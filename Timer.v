==> flow/design.v <==
`timescale 1ns / 1ps
module Timer(
 input CLK,
 input RESET,
 inout [7:0] BUS_DATA,
 input [7:0] BUS_ADDR,
 input BUS_WE,
 output BUS_INTERRUPT_RAISE,
 input BUS_INTERRUPT_ACK
 );
 parameter [7:0] TimerBaseAddr = 8'hF0;  
 parameter InitialIterruptRate = 100;  
 parameter InitialIterruptEnable = 1'b1;  
 reg [7:0] InterruptRate;
 always@(posedge CLK) begin
     if(RESET)
         InterruptRate <= InitialIterruptRate;
     else if((BUS_ADDR == TimerBaseAddr + 8'h01) & BUS_WE)
         InterruptRate <= BUS_DATA;
 end
 reg InterruptEnable;
 always@(posedge CLK) begin
     if(RESET)
         InterruptEnable <= InitialIterruptEnable;
     else if((BUS_ADDR == TimerBaseAddr + 8'h03) & BUS_WE)
         InterruptEnable <= BUS_DATA[0];
 end
 reg [31:0] DownCounter;
 always@(posedge CLK) begin
     if(RESET)
         DownCounter <= 0;
     else begin
         if(DownCounter == 32'd99999)
             DownCounter <= 0;
         else
             DownCounter <= DownCounter + 1'b1;
     end
 end
 reg [31:0] Timer;
 always@(posedge CLK) begin
     if(RESET | (BUS_ADDR == TimerBaseAddr + 8'h02))
         Timer <= 0;
     else begin
         if((DownCounter == 0))
             Timer <= Timer + 1'b1;
         else
             Timer <= Timer;
     end
 end
 reg TargetReached;
 reg [31:0] LastTime;
 always@(posedge CLK) begin
     if(RESET) begin
         TargetReached <= 1'b0;
         LastTime <= 0;
     end 
     else if((LastTime + InterruptRate) == Timer) begin
         if(InterruptEnable)
             TargetReached <= 1'b1;
         LastTime <= Timer;
     end 
     else
         TargetReached <= 1'b0;
 end
 reg Interrupt;
 always@(posedge CLK) begin
     if(RESET)
         Interrupt <= 1'b0;
     else if(TargetReached)
         Interrupt <= 1'b1;
     else if(BUS_INTERRUPT_ACK)
         Interrupt <= 1'b0;
 end
 assign BUS_INTERRUPT_RAISE = Interrupt;
 reg TransmitTimerValue;
 always@(posedge CLK) begin
     if(BUS_ADDR == TimerBaseAddr)
         TransmitTimerValue <= 1'b1;
     else
         TransmitTimerValue <= 1'b0;
 end
 assign BUS_DATA = (TransmitTimerValue) ? Timer[7:0] : 8'hZZ;
endmodule
---- Reports on Timer ----
What the tools print for Timer, step after step.
Lines are those of the file above, counted from 1.
Library cell names are shortened.
A cell with n/a has no value.
set-up
  top module .............................. Timer
  clock port .............................. CLK
  cell library ............................ sky130hd
  corner .................................. tt_025C_1v80

---- Word-level counts ----
Source: Yosys, flattened and elaborated, memories not mapped. Widths are those after wreduce. Registers that Yosys merges into a memory's read port (data or address) are not register bits. Print and check cells do not count. Equal cells are merged and count once.
word-level totals
  bits in registers ....................... 108
  elaborated cells ........................ 29
  output and inout bits ................... 9
operators by class
  equality and inequality tests ........... 6
  multiplexer cells ....................... 4
  add/sub/neg operators ................... 3
  reduce/logical cells .................... 4
  bitwise operators ....................... 4
operators with widths
  kind                                                        number
  32-bit by 1-bit adder with 32-bit output with constant B    2
  32-bit by 17-bit == test with 1-bit output with constant B  1
  32-bit == test                                              1
  32-bit by 8-bit adder with 32-bit output                    1
  32-bit logical NOT                                          1
  8-bit == test with constant B                               4
  8-bit two-way mux                                           1
  2-bit OR reduction                                          2
  1-bit two-way mux                                           3
  1-bit AND                                                   2
  2-bit nonzero test                                          1
  1-bit OR                                                    1
  1-bit inverter                                              1

---- Depth ----
Depth = most cells in a row (Yosys ltp): at word level without a register or memory, in the mapped netlist without a sequential cell, where the memories' decode and read muxes count.
logic depth
  depth in word-level cells ............... 4
  ABC_AREA ................................ 0
  gate-level depth with buffers ........... 13

---- After synthesis ----
Source: synth_stat.txt of the flow (Yosys; design flattened, memories mapped). It holds for the ABC_AREA given above (unset counts as 0); a run with the other value may have another netlist.
cells by type
  cell      number  area in all (sq um)
  dfxtp_1   107     2.14E+03
  xor2_1    63      551.779
  mux2i_1   44      440.422
  nand2b_1  69      431.664
  xnor2_1   37      324.061
  nor2_1    86      322.81
  nand3_1   36      180.173
  nand2_1   47      176.419
  nand4_1   23      143.888
  ha_1      11      137.632
  and3_1    18      112.608
  and4_1    12      105.101
  clkbuf_1  15      56.304
  a21oi_1   10      50.048
  nor3_1    10      50.048
  nor2b_1   7       43.792
  nor4_1    7       43.792
  inv_1     11      41.29
Other cell types: 38; their cells: 69.
mapped netlist
  buffer cells ............................ 29
  chip area (Yosys) ....................... 0.0059219 sq mm
  mapped flip-flops ....................... 107
  standard cells after synthesis .......... 682
  sequential area ......................... 0.0021421 sq mm

---- Timing after synthesis ----
Path of least setup slack by OpenSTA after synthesis, without wires, with an ideal clock, recovery checks aside; 20% of the period is set as input and as output delay. Where synthesis merged equal registers, the netlist keeps one of their names.
timing after synthesis
  path type ............................... register to register
  start point ............................. register InterruptRate[0]
  end point ............................... register LastTime[10]
  stages on the path ...................... 13
  data arrival time ....................... 3.100 ns
  path delay .............................. 3.172 ns
  path buffers ............................ 1
  period .................................. 3.28 ns
  required time ........................... 3.208 ns
  setup time .............................. 0.072 ns
  path slack .............................. 0.108 ns
  synthesis period reached ................ 3.172 ns
"path delay" is the arrival time less input delay plus setup time.
"stages on the path" counts driving pins, that of a launching flip-flop among them; a cell with two outputs on the path counts twice.
"synthesis period reached" = period - worst setup slack (recovery checks aside). The figure is calculated, with input and output delays left at 20% of the set period.
The rows between start and end are the longest chain of elaborated cells between them; the timing report does not say that the signal goes this way. Where chains are equally long, one stands for them.
A line is the first line of the expression or statement that the cell stems from. Yosys adds cells for indexed reads and writes and turns some case tables into memories.
on the way, after synthesis
  path through ............................ dfxtp_1 -> ha_1 -> fa_1 -> xnor2_1 -> xnor2_1 -> a2111oi_1 -> nand3_1 -> nor4_2 -> nand4_1 -> or3_4 -> nor4_4 -> buf_6 -> mux2i_1
  cells in the longest elaborated chain ... 2
RTL lines, path after synthesis
  item                                      RTL line  source
  start, declared                           14        reg [7:0] InterruptRate;
  start, assigned                           17        InterruptRate <= InitialIterruptRate;
  start, assigned                           19        InterruptRate <= BUS_DATA;
  32-bit by 8-bit adder with 32-bit output  57        else if((LastTime + InterruptRate) == Timer) begin
  32-bit == test                            57
  end, assigned                             55        LastTime <= 0;
  end, assigned                             60        LastTime <= Timer;
  end, declared                             51        reg [31:0] LastTime;

---- Timing after layout ----
Path of least setup slack in the final report of stored run 1 (OpenROAD, finished layout, wires in). Where an end is a register, its clock arrival counts in the times.
timing after layout
  path type ............................... register to register
  start point ............................. register InterruptRate[0]
  end point ............................... register LastTime[29]
  setup time .............................. 0.07 ns
  stages on the path ...................... 13
  period .................................. 3.85 ns
  required time ........................... 4.13 ns
  data arrival time ....................... 3.78 ns
  path slack .............................. 0.34 ns
  path buffers ............................ 1
The rows between start and end are the longest chain of elaborated cells between them; the timing report does not say that the signal goes this way. Where chains are equally long, one stands for them.
on the way, after layout
  path through ............................ dfxtp_1 -> ha_1 -> fa_1 -> a211oi_2 -> o31ai_4 -> o211ai_2 -> nor3_2 -> mux2_1 -> mux2i_1 -> a22oi_1 -> nor4_4 -> buf_4 -> mux2i_1
  cells in the longest elaborated chain ... 2
RTL lines, path after layout
  item                                      RTL line  source
  start, declared                           14        reg [7:0] InterruptRate;
  start, assigned                           17        InterruptRate <= InitialIterruptRate;
  start, assigned                           19        InterruptRate <= BUS_DATA;
  32-bit by 8-bit adder with 32-bit output  57        else if((LastTime + InterruptRate) == Timer) begin
  32-bit == test                            57
  end, assigned                             55        LastTime <= 0;
  end, assigned                             60        LastTime <= Timer;
  end, declared                             51        reg [31:0] LastTime;

Memo
Re: implementation data of Timer

2 stored runs of Timer in the flow (synthesis by Yosys, layout by OpenROAD, sky130hd cells), in arbitrary order. Constraints: input delay and output delay 20% of the set period each, output load 0.01 pF.
"time of the worst setup path" = time allowed to the worst setup path (clock period - input delay - output delay, where it has them) - its slack; a late launch clock adds to it, a late capture clock takes from it.
"total power after layout" rests on the timing tool's default activity at the inputs, not on a simulated workload.

======== stored run 1 ========
==> flow/run.sh <==
#!/bin/bash
# the make line also repeats the synthesis and layout settings of config.mk as NAME=value (left out here)
make -C /OpenROAD-flow-scripts/flow DESIGN_CONFIG=/design/flow/config.mk WORK_HOME=/design/flow/orfs CLKGATE_MAP_FILE= finish
==> flow/config.mk <==
export PLATFORM = sky130hd
export DESIGN_NAME = Timer
export DESIGN_NICKNAME = Timer
export VERILOG_FILES = /design/flow/design.v
export SDC_FILE = /design/flow/constraint.sdc
export NUM_CORES = 4
export LEC_CHECK = 0
export ABC_AREA = 0
export CAP_MARGIN = 20
export CELL_PAD_IN_SITES_DETAIL_PLACEMENT = 0
export CORE_ASPECT_RATIO = 1.89
export CORE_MARGIN = 2
export CORE_UTILIZATION = 37
export GPL_ROUTABILITY_DRIVEN = 1
export MAX_ROUTING_LAYER = met5
export MIN_ROUTING_LAYER = met1
export PLACE_DENSITY_LB_ADDON = 0.03
export SETUP_SLACK_MARGIN = -0.15
export SLEW_MARGIN = 25
==> flow/constraint.sdc <==
create_clock -name core_clock -period 3.85 [get_ports {CLK}]
set_input_delay 0.7700 -clock core_clock [delete_from_list [all_inputs] [get_ports {CLK}]]
set_output_delay 0.7700 -clock core_clock [all_outputs]
set_load 0.01 [all_outputs]

-------- measured, stored run 1 --------
  total die area .......................... 0.0170852 sq mm
  total power after layout ................ 2154 µW
  worst setup slack after layout .......... 0.342 ns
  utilization after layout ................ 0.414
  synthesis area .......................... 0.0059219 sq mm
  final worst hold slack .................. 0.480 ns
  time of the worst setup path ............ 3.51 ns
  class of the worst setup path ........... register to register

======== stored run 2 ========
==> flow/run.sh <==
#!/bin/bash
# the make line also repeats the synthesis and layout settings of config.mk as NAME=value (left out here)
make -C /OpenROAD-flow-scripts/flow DESIGN_CONFIG=/design/flow/config.mk WORK_HOME=/design/flow/orfs CLKGATE_MAP_FILE= finish
==> flow/config.mk <==
export PLATFORM = sky130hd
export DESIGN_NAME = Timer
export DESIGN_NICKNAME = Timer
export VERILOG_FILES = /design/flow/design.v
export SDC_FILE = /design/flow/constraint.sdc
export NUM_CORES = 4
export LEC_CHECK = 0
export CAP_MARGIN = 20
export CELL_PAD_IN_SITES_DETAIL_PLACEMENT = 1
export CELL_PAD_IN_SITES_GLOBAL_PLACEMENT = 2
export CORE_ASPECT_RATIO = 1.94
export CORE_MARGIN = 10
export CORE_UTILIZATION = 48
export CTS_CLUSTER_DIAMETER = 71
export GPL_TIMING_DRIVEN = 1
export MAX_ROUTING_LAYER = met5
export PLACE_DENSITY_LB_ADDON = 0.15
export SLEW_MARGIN = 20
export TNS_END_PERCENT = 95
==> flow/constraint.sdc <==
create_clock -name core_clock -period 4.96 [get_ports {CLK}]
set_input_delay 0.9920 -clock core_clock [delete_from_list [all_inputs] [get_ports {CLK}]]
set_output_delay 0.9920 -clock core_clock [all_outputs]
set_load 0.01 [all_outputs]

-------- measured, stored run 2 --------
  final worst hold slack .................. 0.484 ns
  total power after layout ................ 1645 µW
  total die area .......................... 0.017426 sq mm
  time of the worst setup path ............ 3.81 ns
  class of the worst setup path ........... register to register
  worst setup slack after layout .......... 1.152 ns
  utilization after layout ................ 0.528
  synthesis area .......................... 0.0059219 sq mm
